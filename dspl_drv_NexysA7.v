==> flow/design.v <==
`timescale 1ns / 1ps
module dspl_drv_NexysA7(
    input reset,
    input clock,
    input [5:0] d1,
    input [5:0] d2,
    input [5:0] d3,
    input [5:0] d4,
    input [5:0] d5,
    input [5:0] d6,
    input [5:0] d7,
    input [5:0] d8,
    output [7:0] dec_cat,
    output [7:0] an
    );    
    reg [2:0] selected;
    always @(posedge clock) begin
        if(reset) begin
            selected <= 3'd0;
        end
        else begin
            if(timer1ms) begin
                selected <= selected + 3'd1;
            end
        end
    end
    reg [7:0] cathode;
    always @* begin
        case(selected)
            3'b000:  cathode = {segments[d1[4:1]], ~d1[0]};
            3'b001:  cathode = {segments[d2[4:1]], ~d2[0]};
            3'b010:  cathode = {segments[d3[4:1]], ~d3[0]};
            3'b011:  cathode = {segments[d4[4:1]], ~d4[0]};
            3'b100:  cathode = {segments[d5[4:1]], ~d5[0]};
            3'b101:  cathode = {segments[d6[4:1]], ~d6[0]};
            3'b110:  cathode = {segments[d7[4:1]], ~d7[0]};
            default: cathode = {segments[d8[4:1]], ~d8[0]};  
        endcase
    end
    reg [7:0] anode;
    always @* begin
        case(selected)
            3'b000:  anode = (d1[5] == 1'b1) ? 8'b0111_1111 : 8'b1111_1111; 
            3'b001:  anode = (d2[5] == 1'b1) ? 8'b1011_1111 : 8'b1111_1111;
            3'b010:  anode = (d3[5] == 1'b1) ? 8'b1101_1111 : 8'b1111_1111;
            3'b011:  anode = (d4[5] == 1'b1) ? 8'b1110_1111 : 8'b1111_1111;
            3'b100:  anode = (d5[5] == 1'b1) ? 8'b1111_0111 : 8'b1111_1111;
            3'b101:  anode = (d6[5] == 1'b1) ? 8'b1111_1011 : 8'b1111_1111;
            3'b110:  anode = (d7[5] == 1'b1) ? 8'b1111_1101 : 8'b1111_1111;
            default: anode = (d8[5] == 1'b1) ? 8'b1111_1110 : 8'b1111_1111;  
        endcase
    end
    wire [6:0] segments [15:0];
    assign segments[0] = 7'b1000000;
    assign segments[1] = 7'b1111001;
    assign segments[2] = 7'b0100100;
    assign segments[3] = 7'b0110000;
    assign segments[4] = 7'b0011001;
    assign segments[5] = 7'b0010010;
    assign segments[6] = 7'b0000010;
    assign segments[7] = 7'b1111000;
    assign segments[8] = 7'b0000000;
    assign segments[9] = 7'b0010000;
    assign segments[10] = 7'b0001000;
    assign segments[11] = 7'b0000011;
    assign segments[12] = 7'b1000110;
    assign segments[13] = 7'b0100001;
    assign segments[14] = 7'b0000110;
    assign segments[15] = 7'b0001110;
    reg timer1ms;
    reg [16:0] counter;
    always @(posedge clock) begin
        if(reset) begin
            timer1ms <=  1'b0;
            counter  <= 17'd0;
        end
        else begin
            if(counter == 17'd100_000) begin
                timer1ms <= 1'b1;
                counter <= 17'd0;
            end
            else begin
                timer1ms <= 1'b0;
                counter <= counter + 17'd1;
            end
        end
    end
    assign an = anode;
    assign dec_cat = cathode;
endmodule
Tool chain data of dspl_drv_NexysA7
Tool output for the design above, in the order of the flow.
Line numbers count from 1 in the design file above.
Library cell names are shortened.
A cell with -- has no value.
- design top: dspl_drv_NexysA7
- clock: clock
- cell library: sky130hd
- corner: tt_025C_1v80

Elaborated design
Counts by Yosys on the flattened word-level netlist (proc, flatten, opt, wreduce; memories kept). Register bits leave out memories and registers merged into their read ports (data or address); mux counts leave out enables and synchronous resets folded into registers. Print and check cells are left out. Cells with the same type and inputs are merged into one.
- multipliers at 0
- order comparisons at 0
- add/subtract/negate cells at 2
- reductions and logical operators: 10
- bitwise gates (word level) at 8
- divide/modulo/power cells: 0
- mux-type cells: 19
- equal/unequal tests at 127
- noted shifts and indexed selects: 0
- operators by type and width (cell ; number):
    7-bit case mux with 16-bit select ; 8
    4-bit == test with constant B ; 64
    4-bit by 3-bit == test with 1-bit output with constant B ; 32
    8-bit case mux with 7-bit select ; 2
    4-bit by 2-bit == test with 1-bit output with constant B ; 16
    4-bit by 1-bit == test with 1-bit output with constant B ; 8
    4-bit logical NOT ; 8
    17-bit by 1-bit adder with 17-bit output with constant B ; 1
    17-bit == test with constant B ; 1
    3-bit == test with constant B ; 3
    1-bit inverter ; 8
    8-bit 2-to-1 mux ; 1
    7-bit 2-to-1 mux ; 1
    3-bit by 2-bit == test with 1-bit output with constant B ; 2
    6-bit 2-to-1 mux ; 1
    5-bit 2-to-1 mux ; 1
    4-bit 2-to-1 mux ; 1
    3-bit by 1-bit adder with 3-bit output with constant B ; 1
    3-bit by 1-bit == test with 1-bit output with constant B ; 1
    3-bit logical NOT ; 1
    3-bit 2-to-1 mux ; 1
    2-bit OR reduction ; 1
    2-bit 2-to-1 mux ; 1
    1-bit 2-to-1 mux ; 2
- noted input bits: 50
- noted memory bits (writable): 0
- output and inout bits at 16
- word-level cells at 169
- memory bits (read-only) at 0
- noted memory cells: 0
- noted flip-flop bits (word level): 21
- noted bits in latches: 0
- clocked read ports x word width: 0

Longest topological paths
Depth = most cells in a row (Yosys ltp): at word level without a register or memory, in the mapped netlist without a sequential cell, where the memories' decode and read muxes count.
- noted depth in word-level cells: 3
- noted ABC_AREA: 0
- gate-level depth with buffers at 9
- gate-level depth less buffers at 7

Synthesis result
Yosys stat after the flow's synthesis: flattened, memories mapped to cells. It holds for the ABC_AREA given above (unset counts as 0); a run with the other value may have another netlist.
Totals and module areas in this step are rounded.
- cell types (type ; number ; area in all (um^2)):
    dfxtp_1 ; 21 ; 420.403
    nand2_1 ; 45 ; 168.912
    nor2_1 ; 43 ; 161.405
    a21oi_1 ; 29 ; 145.139
    buf_2 ; 28 ; 140.134
    o21ai_0 ; 27 ; 135.13
    xor2_1 ; 14 ; 122.618
    ha_1 ; 7 ; 87.584
    xnor2_1 ; 10 ; 87.584
    nand3_1 ; 17 ; 85.082
    inv_1 ; 19 ; 71.318
    nor3_1 ; 14 ; 70.067
    nor3b_1 ; 9 ; 67.565
    nand4_1 ; 10 ; 62.56
    a211oi_1 ; 8 ; 60.058
    buf_4 ; 7 ; 52.55
    buf_6 ; 4 ; 45.043
    a31oi_1 ; 7 ; 43.792
Not listed: further types 51, cells in them 127.
- flip-flop cells at 21
- cell count at 446
- buffers: 41
- area of sequential cells: 420 um^2
- synthesis area at 3060 um^2

Timing after synthesis
Source: OpenSTA report_checks on the synthesized netlist (no wires, ideal clock, input and output delay 20% of the period each), path of least setup slack; recovery checks are left aside. Register names are those of the netlist, which keeps one name where synthesis merged equal registers.
- path kind: reg-to-output
- start point: register selected[1]
- end point: output dec_cat[6]
- setup slack: 0.449 ns
- path buffers at 1
- noted launch time at the first pin: 0.000 ns
- noted path delay: 1.615 ns
- period at 2.58 ns
- data required time: 2.064 ns
- stages on the path at 8
- data arrival time at 1.615 ns
- noted external output delay: 0.516 ns
- period reached after synthesis: 2.131 ns
"path delay" = arrival - input delay + setup time.
A path that ends at an output port has no setup time.
"stages on the path": output pins that drive a net of the path, with the launching flip-flop's if there is one; two outputs of one cell count as two.
"period reached after synthesis" is the clock period less the worst setup slack; recovery checks do not enter. This is arithmetic on one report: input and output delays are still those of the set period (20% each).
Between the ends stands the longest chain of elaborated cells between them, by number of cells; it is not shown to be the way that was timed. Of several equally long chains one is given.
Each line given opens the expression or statement behind the cell; cells for indexed reads and writes are added by Yosys, which also makes memories of some case tables.
- path through: dfxtp_1 inv_1 ha_1 buf_2 nor2b_1 o21ai_1 nand2_1 or4_1
- noted cells in the longest elaborated chain: 2
- elaborated cells on any way between the ends: 8
- those cells by class: 6 x eq/ne; 1 x mux; 1 x reduce/logical
- ends and longest elaborated chain, post-synthesis (what ; RTL line ; source):
    from (decl) ; 16 ; reg [2:0] selected;
    from (assign) ; 19 ; selected <= 3'd0;
    from (assign) ; 23 ; selected <= selected + 3'd1;
    3-bit == test ; 29 ; case(selected)
    8-bit case mux with 7-bit select ; 29 ;
    to (decl) ; 13 ; output [7:0] dec_cat,

Timing after layout
From the final timing report of flow run A: the path of least setup slack in the routed layout; clock arrival at registers is part of the times.
- path kind: reg-to-output
- start point: register selected[0]
- end point: output dec_cat[6]
- period at 2.37 ns
- stages on the path at 9
- noted launch time at the first pin: 0.26 ns
- path buffers at 2
- data required time: 1.90 ns
- data arrival time at 1.97 ns
- setup slack: -0.07 ns
- noted external output delay: 0.47 ns
Between the ends stands the longest chain of elaborated cells between them, by number of cells; it is not shown to be the way that was timed. Of several equally long chains one is given.
- path through: dfxtp_4 inv_4 buf_6 ha_4 nor4_4 o21ai_2 nand2_1 or4_4 buf_6
- noted cells in the longest elaborated chain: 2
- elaborated cells on any way between the ends: 8
- those cells by class: 6 x eq/ne; 1 x mux; 1 x reduce/logical
- ends and longest elaborated chain, post-layout (what ; RTL line ; source):
    from (decl) ; 16 ; reg [2:0] selected;
    from (assign) ; 19 ; selected <= 3'd0;
    from (assign) ; 23 ; selected <= selected + 3'd1;
    3-bit == test ; 29 ; case(selected)
    8-bit case mux with 7-bit select ; 29 ;
    to (decl) ; 13 ; output [7:0] dec_cat,

--- measured runs ---
Top module dspl_drv_NexysA7; platform sky130hd; tools Yosys and OpenROAD; 2 stored runs in no particular order. Input and output delays are each 20% of the period that was set; the output load is 0.01 pF.
"achieved clock period" is the run's clock period less its worst setup slack. It is reckoned from that one timing run; input and output delays stay at 20% of the period that was set.
"time on the worst setup path" is the time allowed to the run's worst setup path (the clock period less input and output delay, where it has them) less its slack. Clock arrival times count: a late capture clock shortens it, a late launch clock lengthens it.
"total design power": no workload was simulated; the value follows from the tool's default switching activity.
The measured numbers are rounded.

Flow run A

==> flow/run.sh <==
#!/bin/bash
# the make line also repeats the synthesis and layout settings of config.mk as NAME=value (left out here)
make -C /OpenROAD-flow-scripts/flow DESIGN_CONFIG=/design/flow/config.mk WORK_HOME=/design/flow/orfs CLKGATE_MAP_FILE= finish
==> flow/config.mk <==
export PLATFORM = sky130hd
export DESIGN_NAME = dspl_drv_NexysA7
export DESIGN_NICKNAME = dspl_drv_NexysA7
export VERILOG_FILES = /design/flow/design.v
export SDC_FILE = /design/flow/constraint.sdc
export NUM_CORES = 4
export LEC_CHECK = 0
export CAP_MARGIN = 20
export CORE_MARGIN = 2
export CORE_UTILIZATION = 40
export SETUP_SLACK_MARGIN = 0.52
export SLEW_MARGIN = 20
==> flow/constraint.sdc <==
create_clock -name core_clock -period 2.37 [get_ports {clock}]
set_input_delay 0.4740 -clock core_clock [delete_from_list [all_inputs] [get_ports {clock}]]
set_output_delay 0.4740 -clock core_clock [all_outputs]
set_load 0.01 [all_outputs]

Measured in flow run A:
- noted the synthesis area: 3060 um^2
- total die area: 8360 um^2
- noted the final utilization: 70.7 %
- worst slack on setup checks: -0.071 ns
- setup TNS: -0.190 ns
- final worst hold slack at 0.483 ns
- total design power: 0.00117 W
- achieved clock period: 2.441 ns
- time on the worst setup path at 1.97 ns
- type of the worst setup path: reg-to-output

Flow run B

==> flow/run.sh <==
#!/bin/bash
# the make line also repeats the synthesis and layout settings of config.mk as NAME=value (left out here)
make -C /OpenROAD-flow-scripts/flow DESIGN_CONFIG=/design/flow/config.mk WORK_HOME=/design/flow/orfs CLKGATE_MAP_FILE= finish
==> flow/config.mk <==
export PLATFORM = sky130hd
export DESIGN_NAME = dspl_drv_NexysA7
export DESIGN_NICKNAME = dspl_drv_NexysA7
export VERILOG_FILES = /design/flow/design.v
export SDC_FILE = /design/flow/constraint.sdc
export NUM_CORES = 4
export LEC_CHECK = 0
export ABC_AREA = 1
export CAP_MARGIN = 5
export CELL_PAD_IN_SITES_DETAIL_PLACEMENT = 0
export CELL_PAD_IN_SITES_GLOBAL_PLACEMENT = 2
export CORE_MARGIN = 2
export CORE_UTILIZATION = 36
export GPL_ROUTABILITY_DRIVEN = 1
export MIN_ROUTING_LAYER = met1
export PLACE_DENSITY_LB_ADDON = 0.28
export SETUP_SLACK_MARGIN = -0.15
export SLEW_MARGIN = 20
export TNS_END_PERCENT = 75
==> flow/constraint.sdc <==
create_clock -name core_clock -period 1.74 [get_ports {clock}]
set_input_delay 0.3480 -clock core_clock [delete_from_list [all_inputs] [get_ports {clock}]]
set_output_delay 0.3480 -clock core_clock [all_outputs]
set_load 0.01 [all_outputs]

Measured in flow run B:
- noted the synthesis area: 2990 um^2
- total die area: 9060 um^2
- noted the final utilization: 56.6 %
- worst slack on setup checks: -0.421 ns
- setup TNS: -5.34 ns
- final worst hold slack at 0.480 ns
- total design power: 0.00133 W
- achieved clock period: 2.161 ns
- time on the worst setup path at 1.81 ns
- type of the worst setup path: reg-to-output
--- end ---
