==> flow/design.v <==
module debounce ( input reset, clock, noisy,
                  output reg clean );
    reg [19:0] count;
    reg new_input;
    always @(posedge clock)
    begin
        if (reset) begin 
            new_input <= noisy; 
            clean <= noisy; 
            count <= 20'd0;
        end
        else  
        begin 
            if (noisy != new_input) begin
                new_input <= noisy; 
                count <= 0;
            end
            else if (count == 20'd1_000_000)  
                clean <= new_input;
            else 
                count <= count + 20'd1;
        end
    end
endmodule
# From RTL to reports: debounce
# The steps from the RTL of debounce to its reports follow in flow order.
# Lines are those of the file above, counted from 1.
# Not given: -
# setup
design	debounce
clk_port	clock
library	sky130hd
pvt_corner	tt_025C_1v80

# After elaboration
# Source: Yosys, flattened and elaborated, memories not mapped. Widths are those after wreduce. Registers that Yosys merges into a memory's read port (data or address) are not register bits. Print and check cells do not count.
# bits
ff_bits	22
wordCells	16
# classes
n_reduce_logical	4
n_eq	3
add_sub_neg	1
mux	5
# ops
operator	n
adder 20 x 1 -> 20 bit with constant B	1
equality test 20 bit with constant B	1
2-to-1 mux 1 bit	5
nonzero test 2 bit	2
!= test 2 bit with constant B	1
AND reduction 2 bit	1
OR reduction 2 bit	1
!= test 1 bit	1

# Depth
# Depth = most cells in a row (Yosys ltp): at word level without a register or memory, in the mapped netlist without a sequential cell, where the memories' decode and read muxes count.
# logic_depth
word_depth	4
ABC_AREA	1
ltp_mapped	9

# Netlist
# The flow's flattened synthesis, as Yosys stat reports it; memories are mapped. The netlist is that of the ABC_AREA named above (0 if unset); the other value can give another one.
# The area totals of this step are shown rounded.
# types
cell_type	n
sky130_fd_sc_hd__dfxtp_1	20
sky130_fd_sc_hd__nand2_1	38
sky130_fd_sc_hd__nor2_1	29
sky130_fd_sc_hd__inv_1	28
sky130_fd_sc_hd__a21oi_1	17
sky130_fd_sc_hd__nand3_1	15
sky130_fd_sc_hd__edfxtp_1	2
sky130_fd_sc_hd__o21ai_0	11
sky130_fd_sc_hd__nand4_1	5
sky130_fd_sc_hd__nor2_2	5
sky130_fd_sc_hd__ha_1	2
sky130_fd_sc_hd__nor2_4	2
sky130_fd_sc_hd__nor2_8	1
sky130_fd_sc_hd__nand2_2	3
sky130_fd_sc_hd__xor2_1	2
sky130_fd_sc_hd__mux2_2	1
sky130_fd_sc_hd__nand2_4	1
sky130_fd_sc_hd__nand3_2	1
# Not listed: further types 7, cells in them 7.
# synth_totals
flip_flops	22
mapped_cells	190
seq_area_um2	460.4
n_buf	1
yosys_area_um2	1270

# Timing after synthesis
# Path of least setup slack by OpenSTA after synthesis, without wires, with an ideal clock, recovery checks aside; 20% of the period is set as input and as output delay. Where synthesis merged equal registers, the netlist keeps one of their names.
# synth_path
kind	register to register
start	register count[0]
end	register clean
stages	7
launch_ps	0
period_ps	2670
arrival_time_ps	1020
path_slack_ps	1347
required_ps	2366
path_delay_ps	1324
synth_period_reached_ps	1323
# "path_delay_ps" = arrival - input delay + setup time.
# "stages" counts driving pins, that of a launching flip-flop among them; a cell with two outputs on the path counts twice.
# "synth_period_reached_ps" = period - worst setup slack (recovery checks aside). The figure is calculated, with input and output delays left at 20% of the set period.
# The rows between start and end are the longest chain of elaborated cells between them; the timing report does not say that the signal goes this way. Where chains are equally long, one stands for them.
# A line is the first line of the expression or statement that the cell stems from. Yosys adds cells for indexed reads and writes and turns some case tables into memories.
# A register here has more assigning lines than the two given.
# Only ways into the end's enable, where the timed path ends, are counted here.
# synth_between
path_cell_list	sky130_fd_sc_hd__dfxtp_1 sky130_fd_sc_hd__inv_1 sky130_fd_sc_hd__ha_1 sky130_fd_sc_hd__nand2_1 sky130_fd_sc_hd__nor2_1 sky130_fd_sc_hd__nand3_1 sky130_fd_sc_hd__o21bai_1
elab_chain_cells	3
# synth_rtl
element	line	text
from (decl)	3	reg [19:0] count;
from (assign)	10	count <= 20'd0;
from (assign)	21	count <= count + 20'd1;
equality test 20 bit	18	else if (count == 20'd1_000_000)
nonzero test 2 bit	-
AND reduction 2 bit	-
to (assign)	9	clean <= noisy;
to (assign)	19	clean <= new_input;
to (decl)	2	output reg clean );

# Path in the finished layout
# From the final timing report of flow run A: the path of least setup slack in the routed layout; clock arrival at registers is part of the times.
# The report prints the path's times to 10 ps; the period is as set.
# layout_path
kind	register to register
start	register count[0]
end	register clean
launch_ps	270
period_ps	1390
stages	7
arrival_time_ps	1320
required_ps	1380
path_slack_ps	60
# The rows between start and end are the longest chain of elaborated cells between them; the timing report does not say that the signal goes this way. Where chains are equally long, one stands for them.
# A register here has more assigning lines than the two given.
# Only ways into the end's enable, where the timed path ends, are counted here.
# layout_between
path_cell_list	sky130_fd_sc_hd__dfxtp_4 sky130_fd_sc_hd__inv_2 sky130_fd_sc_hd__ha_1 sky130_fd_sc_hd__nand2_1 sky130_fd_sc_hd__nor2_2 sky130_fd_sc_hd__nand3_2 sky130_fd_sc_hd__o21bai_1
elab_chain_cells	3
# layout_rtl
element	line	text
from (decl)	3	reg [19:0] count;
from (assign)	10	count <= 20'd0;
from (assign)	21	count <= count + 20'd1;
equality test 20 bit	18	else if (count == 20'd1_000_000)
nonzero test 2 bit	-
AND reduction 2 bit	-
to (assign)	9	clean <= noisy;
to (assign)	19	clean <= new_input;
to (decl)	2	output reg clean );

# Settings and measured results of 2 stored flow runs for module debounce (sky130hd), not sorted in any way. The constraints put input and output delay at 20% of the set period each and load the outputs with 0.01 pF.
# "worst_path_allowed_less_slack_ps" is the time allowed to the run's worst setup path (the clock period less input and output delay, where it has them) less its slack. Clock arrival times count: a late capture clock shortens it, a late launch clock lengthens it.
# "totalPower_uw": no workload was simulated; the value follows from the tool's default switching activity.
# "worst_path_allowed_less_slack_ps" is known to 10 ps.
# Measured values are rounded.
# Among the settings, - means not set for that run.
stored run	period_ns	CORE_UTILIZATION	CORE_ASPECT_RATIO	ABC_AREA	CTS_CLUSTER_SIZE	CTS_CLUSTER_DIAMETER	MIN_ROUTING_LAYER	CAP_MARGIN	CORE_MARGIN	SLEW_MARGIN	SETUP_SLACK_MARGIN	PLACE_DENSITY_LB_ADDON	CELL_PAD_IN_SITES_DETAIL_PLACEMENT	TNS_END_PERCENT	GPL_TIMING_DRIVEN	synth_chip_area_um2	die_footprint_um2	stdcell_area_um2	final_setup_ws_ps	tns_setup_ps	timing.hold.ws_ps	totalPower_uw	worst_path_allowed_less_slack_ps	path_kind
flow run A	1.39	19	0.62	1	71	178	met1	20	2	20	-	-	-	-	-	1270	7373	1602	61	0	489	1302	1330	register to register
flow run B	2.98	24	-	1	77	192	-	20	2	20	0.88	0.25	1	35	1	1270	5889	1435	1088	0	505	537.3	1300	input to register
